==> flow/design.v <==
module VRF
(
clock, vreg1, vreg2, vregw,
vdataw, VRFWrite, vdata1, vdata2,
v0, v1, v2, v3, reset
);
input clock;
input [1:0] vreg1, vreg2, vregw;
input [31:0] vdataw;
input VRFWrite;
input reset;
output [31:0] vdata1, vdata2;
output [31:0] v0, v1, v2, v3;
reg [31:0] vk0, vk1, vk2, vk3;
reg [31:0] x1, x2;
always @(*)
begin
	case (vreg1)
		0: x1 = vk0;
		1: x1 = vk1;
		2: x1 = vk2;
		3: x1 = vk3;
	endcase
	case (vreg2)
		0: x2 = vk0;
		1: x2 = vk1;
		2: x2 = vk2;
		3: x2 = vk3;
	endcase
end
always @(posedge clock or posedge reset)
begin
	if (reset) begin
		vk0 = 0;
		vk1 = 0;
		vk2 = 0;
		vk3 = 0;
	end	else begin
		if (VRFWrite) begin
			case (vregw)
				0: vk0 = vdataw;
				1: vk1 = vdataw;
				2: vk2 = vdataw;
				3: vk3 = vdataw;
			endcase
		end
	end
end
assign vdata1 = x1;
assign vdata2 = x2;
assign v0 = vk0;
assign v1 = vk1;
assign v2 = vk2;
assign v3 = vk3;
endmodule
From RTL to reports: VRF
What the tools print for VRF, step after step.
Line numbers count from 1 in the design file above.
Cell names lack the library's common part.
{"block": "design", "top_module": "VRF", "clock_port": "clock", "library": "sky130hd", "lib_corner": "tt_025C_1v80"}

After elaboration
Source: Yosys, flattened and elaborated, memories not mapped. Widths are those after wreduce. Registers that Yosys merges into a memory's read port (data or address) are not register bits. Print and check cells do not count. Equal cells are merged and count once.
{"block": "bits", "ff_bits": 128, "input_bits": 41, "out_inout_bits": 192, "word_cells": 34}
{"block": "classes", "equal": 9, "n_mux": 6, "n_logic": 4, "reduce_logical": 11}
{"block": "ops", "op": "32-bit case mux with 4-bit select", "n": 2}
{"block": "ops", "op": "32-bit 2-to-1 mux", "n": 4}
{"block": "ops", "op": "2-bit == test with constant B", "n": 6}
{"block": "ops", "op": "3-bit OR reduction", "n": 4}
{"block": "ops", "op": "2-bit AND reduction", "n": 4}
{"block": "ops", "op": "2-bit by 1-bit == test with 1-bit output with constant B", "n": 3}
{"block": "ops", "op": "2-bit zero test", "n": 3}
{"block": "ops", "op": "1-bit inverter", "n": 4}

Longest topological paths
Yosys ltp: most cells in a row. Word level: on the elaborated netlist, between registers, memories and ports. Mapped: between sequential cells and ports; inverters and the memories' decode and read muxes count.
{"block": "depth", "ltp_word": 4, "ABC_AREA": 0, "mapped_depth": 4, "mapped_depth_nobuf": 2}

Mapped cells and area
The flow's flattened synthesis, as Yosys stat reports it; memories are mapped. The netlist is that of the ABC_AREA named above (0 if unset); the other value can give another one.
The area totals of this step are shown rounded.
{"block": "types", "type": "dfrtp_1", "n": 128, "area_total_um2": 3.2E+03}
{"block": "types", "type": "mux4_2", "n": 64, "area_total_um2": 1.44E+03}
{"block": "types", "type": "mux2_2", "n": 126, "area_total_um2": 1.42E+03}
{"block": "types", "type": "buf_2", "n": 21, "area_total_um2": 105.101}
{"block": "types", "type": "buf_4", "n": 7, "area_total_um2": 52.55}
{"block": "types", "type": "mux2_1", "n": 2, "area_total_um2": 22.522}
{"block": "types", "type": "nand3b_1", "n": 2, "area_total_um2": 15.014}
{"block": "types", "type": "nor3b_2", "n": 1, "area_total_um2": 12.512}
{"block": "types", "type": "nand3_1", "n": 1, "area_total_um2": 5.005}
{"block": "types", "type": "inv_1", "n": 1, "area_total_um2": 3.754}
{"block": "synth_totals", "mapped_cells": 353, "area_um2": 6300, "ffs": 128, "n_buf": 28}

Worst setup path after synthesis
Source: OpenSTA report_checks on the synthesized netlist (no wires, ideal clock, input and output delay 20% of the period each), path of least setup slack; recovery checks are left aside. Register names are those of the netlist, which keeps one name where synthesis merged equal registers.
{"block": "synth_path", "path_type": "input-to-output", "startpoint": "input port vreg1[0]", "endpoint": "output port vdata1[10]", "tclk_ps": 2000, "in_delay_ps": 400, "out_delay_ps": 400, "launch_ps": 400, "arrival_ps": 1400, "setup_slack_ps": 200, "path_delay_ps": 1000, "stages": 3, "period_less_setup_slack_ps": 1800}
"path_delay_ps" = arrival - input delay + setup time.
A path that ends at an output port has no setup time.
"stages": output pins that drive a net of the path, with the launching flip-flop's if there is one; two outputs of one cell count as two.
"period_less_setup_slack_ps" is the clock period less the worst setup slack; recovery checks do not enter. This is arithmetic on one report: input and output delays are still those of the set period (20% each).
Between the ends stands the longest chain of elaborated cells between them, by number of cells; it is not shown to be the way that was timed. Of several equally long chains one is given.
Each line given opens the expression or statement behind the cell; cells for indexed reads and writes are added by Yosys, which also makes memories of some case tables.
{"block": "synth_between", "cell_sequence": "buf_2 buf_2 mux4_2", "elab_chain_len": 2, "cells_between": 5, "lines_between": 1, "classes_between": "eq/ne (3); mux (1); reduce/logical (1)"}
{"block": "synth_rtl", "element": "start, declared", "line": 8, "rtl": "input [1:0] vreg1, vreg2, vregw;"}
{"block": "synth_rtl", "element": "2-bit == test", "line": 18, "rtl": "case (vreg1)"}
{"block": "synth_rtl", "element": "32-bit case mux with 4-bit select", "line": 18}
{"block": "synth_rtl", "element": "end, declared", "line": 12, "rtl": "output [31:0] vdata1, vdata2;"}

Path in the finished layout
Path of least setup slack in the final report of entry A (OpenROAD, finished layout, wires in). Where an end is a register, its clock arrival counts in the times.
The report prints the path's times to 10 ps; the period is as set.
{"block": "layout_path", "path_type": "input-to-output", "startpoint": "input port vreg1[1]", "endpoint": "output port vdata1[15]", "tclk_ps": 2620, "in_delay_ps": 520, "out_delay_ps": 520, "launch_ps": 520, "arrival_ps": 2010, "setup_slack_ps": 80, "stages": 4}
Between the ends stands the longest chain of elaborated cells between them, by number of cells; it is not shown to be the way that was timed. Of several equally long chains one is given.
{"block": "layout_between", "cell_sequence": "buf_2 buf_4 mux4_2 clkdlybuf4s50_1", "elab_chain_len": 2, "cells_between": 5, "lines_between": 1, "classes_between": "eq/ne (3); mux (1); reduce/logical (1)"}
{"block": "layout_rtl", "element": "start, declared", "line": 8, "rtl": "input [1:0] vreg1, vreg2, vregw;"}
{"block": "layout_rtl", "element": "2-bit == test", "line": 18, "rtl": "case (vreg1)"}
{"block": "layout_rtl", "element": "32-bit case mux with 4-bit select", "line": 18}
{"block": "layout_rtl", "element": "end, declared", "line": 12, "rtl": "output [31:0] vdata1, vdata2;"}

Hand-over note for VRF

Settings and measured results of 2 stored flow runs for module VRF (sky130hd), not sorted in any way. The constraints put input and output delay at 20% of the set period each and load the outputs with 0.01 pF.
"worst_path_time_ps" is the time allowed to the run's worst setup path (the clock period less input and output delay, where it has them) less its slack. Clock arrival times count: a late capture clock shortens it, a late launch clock lengthens it.
"power.total_w" rests on the timing tool's default activity at the inputs, not on a simulated workload.
"worst_path_time_ps" is known to 10 ps.
Results are given in rounded form.

{"run": "entry A", "settings": { "period_ns": 2.62, "CORE_UTILIZATION": 40, "PLACE_DENSITY": 0.94, "CORE_MARGIN": 9, "CELL_PAD_IN_SITES_DETAIL_PLACEMENT": 1, "GPL_ROUTABILITY_DRIVEN": 1, "CAP_MARGIN": 5, "MAX_ROUTING_LAYER": "met4", "SLEW_MARGIN": 20 }, "results": { "ys_area_um2": 6300, "die_area_um2": 21000, "cell_area_final_um2": 9500, "setup_worst_slack_ps": 84, "timing.setup.tns_ps": 0, "power.total_w": 0.0078, "worst_path_time_ps": 1490, "path_kind": "input-to-output" }}
{"run": "entry B", "settings": { "period_ns": 1.95, "CORE_UTILIZATION": 45, "SETUP_SLACK_MARGIN": -0.09, "PLACE_DENSITY": 0.43, "CORE_MARGIN": 2, "CELL_PAD_IN_SITES_GLOBAL_PLACEMENT": 2, "ABC_AREA": 0, "GPL_ROUTABILITY_DRIVEN": 1, "SLEW_MARGIN": 0, "MIN_ROUTING_LAYER": "met1", "CAP_MARGIN": 20 }, "results": { "ys_area_um2": 6300, "die_area_um2": 15000, "cell_area_final_um2": 9700, "setup_worst_slack_ps": -46, "timing.setup.tns_ps": -1300, "power.total_w": 0.01, "worst_path_time_ps": 1610, "path_kind": "reg-to-output" }}

End of note.
